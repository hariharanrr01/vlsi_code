==> flow/design.v <==
`timescale 1ns / 1ps
module UPDOWN_COUTER(input clk,reset,up_down,
output reg [7:0] count);
always @(posedge clk, negedge reset) begin
if (!reset) begin
count <= 2'b0;
end
else if (up_down) begin
count <= count + 1;
end
else begin
count <= count - 1;
end
end
endmodule
Reports on UPDOWN_COUTER --
The steps from the RTL of UPDOWN_COUTER to its reports follow in flow order. Line numbers count from 1 in the design file above. Cell names lack the library's common part. Not given: n/a
Design: design top UPDOWN_COUTER, clock clk, cell library sky130hd, library corner tt_025C_1v80

Elaborated design --
Yosys after proc, flatten, opt, wreduce and memory -nomap, before mapping. Enables and synchronous resets that opt folds into registers are not counted as muxes. Memory bits, and registers merged into a memory's read port (data or address), are not among the register bits. Print and check cells are not counted. Equal cells are merged and count once.
Bit counts: register bits 8, bits in latches 0, bits in writable memories 0, bits in read-only memories 0, clocked read ports x word width 0, memory cells 0, output and inout port bits 8
Cells by class: add/subtract/negate cells 2, $mul 0, div/mod/pow operators 0, order comparisons 0, eq/ne operators 0, shifts and indexed selects 0, multiplexer cells 1, bitwise gates (word level) 0, reduce/logical cells 0
Operator list (count):
- adder 8 x 1 -> 8 bit (second input constant) | 1
- subtractor 8 x 1 -> 8 bit (second input constant) | 1
- two-way mux 8 bit | 1

Logic depth --
Longest topological path by Yosys (ltp), each cell counted once; first at word level (registers and memories cut), then after technology mapping (sequential cells cut; the memories' decode and read muxes count).
Depth: depth in word-level cells 2, ABC_AREA 1, gate-level depth with buffers 8

After synthesis --
The flow's flattened synthesis, as Yosys stat reports it; memories are mapped. The netlist is that of the ABC_AREA named above (0 if unset); the other value can give another one.
Mapped netlist: cells in the netlist 63, synthesis area 528.0 µm², sequential part of the area 200.2 µm², flip-flops 8
Cell types:
- dfrtp_1 | count 8, total area 200.192 µm²
- ha_1 | count 6, total area 75.072 µm²
- nand2_1 | count 20, total area 75.072 µm²
- inv_1 | count 9, total area 33.782 µm²
- fa_1 | count 1, total area 20.019 µm²
- nand3_1 | count 4, total area 20.019 µm²
- xnor2_1 | count 2, total area 17.517 µm²
- xor2_2 | count 1, total area 16.266 µm²
- nand3b_1 | count 2, total area 15.014 µm²
- nand2_2 | count 2, total area 12.512 µm²
- or2_1 | count 2, total area 12.512 µm²
- nor2_1 | count 3, total area 11.261 µm²
- a21oi_1 | count 2, total area 10.01 µm²
- xor2_1 | count 1, total area 8.758 µm²

Timing after synthesis --
Source: OpenSTA report_checks on the synthesized netlist (no wires, ideal clock, input and output delay 20% of the period each), path of least setup slack; recovery checks are left aside. Register names are those of the netlist, which keeps one name where synthesis merged equal registers.
Path post-synthesis: path kind input to register, start input port up_down, end register count[7], period 2.02 ns, input delay 0.404 ns, setup time 0.116 ns, launch time at the first pin 0.404 ns, data arrival time 1.335 ns, setup slack 0.568 ns, delay of the path 1.047 ns, stages 7, path buffers 0, synthesis period reached 1.452 ns
"delay of the path" = arrival - input delay + setup time. "stages": output pins that drive a net of the path, with the launching flip-flop's if there is one; two outputs of one cell count as two. "synthesis period reached" = period - worst setup slack (recovery checks aside). The figure is calculated, with input and output delays left at 20% of the set period. Between the ends stands the longest chain of elaborated cells between them, by number of cells; it is not shown to be the way that was timed. Of several equally long chains one is given. A line is the first line of the expression or statement that the cell stems from. Yosys adds cells for indexed reads and writes and turns some case tables into memories. A register here has more assigning lines than the two given.
On the way, post-synthesis: cells stage by stage inv_1 -> ha_1 -> or2_1 -> nand3_1 -> nand2_1 -> nand2_1 -> nand2_1, length of the longest elaborated chain 1
Ends and longest elaborated chain, post-synthesis:
- start, declared | line 2 | module UPDOWN_COUTER(input clk,reset,up_down,
- two-way mux 8 bit | line 8 | else if (up_down) begin
- end, assigned | line 9 | count <= count + 1;
- end, assigned | line 12 | count <= count - 1;
- end, declared | line 3 | output reg [7:0] count);

Path in the finished layout --
From the final timing report of run A: the path of least setup slack in the routed layout; clock arrival at registers is part of the times.
Path after layout: path kind register to output, start register count[0], end output port count[0], period 1.44 ns, output delay 0.29 ns, launch time at the first pin 0.26 ns, data arrival time 1.10 ns, setup slack 0.06 ns, stages 3, path buffers 2
A register here has more assigning lines than the two given.
On the way, after layout: cells stage by stage dfrtp_1 -> buf_4 -> dlygate4sd2_1, length of the longest elaborated chain 0
Ends and longest elaborated chain, after layout:
- start, declared | line 3 | output reg [7:0] count);
- start, assigned | line 9 | count <= count + 1;
- start, assigned | line 12 | count <= count - 1;
- end, declared | line 3

Subject: UPDOWN_COUTER on sky130hd, stored results

Hello all,

2 stored runs of UPDOWN_COUTER in the flow (synthesis by Yosys, layout by OpenROAD, sky130hd cells), in arbitrary order. Constraints: input delay and output delay 20% of the set period each, output load 0.01 pF.
"time of the worst setup path": the worst setup path's part of the clock period (all of it between registers, 20% less for each end at a port) less its slack. A launch clock that arrives late makes it longer, a capture clock that arrives late makes it shorter.
"power consumption" is the tool's figure for a default switching activity; nothing was simulated.

* Run A | settings: period_ns 1.44; CORE_UTILIZATION 32; PLACE_DENSITY_LB_ADDON 0.19; ABC_AREA 1; GPL_TIMING_DRIVEN 1; GPL_ROUTABILITY_DRIVEN 1; SLEW_MARGIN 40; CAP_MARGIN 20; CORE_MARGIN 2 | results: time of the worst setup path 1.10 ns; worst path kind register to output; post-synthesis cell area 528.0 µm²; lowest setup slack 0.056 ns; setup total negative slack 0.000 ns; area of the standard cells in the finished layout 739.5 µm²; overall die area 1990.9 µm²; power consumption 1597 µW
* Run B | settings: period_ns 3.13; CORE_UTILIZATION 61; SETUP_SLACK_MARGIN 0.02; PLACE_DENSITY_LB_ADDON 0.24; CELL_PAD_IN_SITES_GLOBAL_PLACEMENT 3; CAP_MARGIN 20; CORE_MARGIN 2; SLEW_MARGIN 20 | incomplete, floorplanning halted on PDN-0185

Thanks
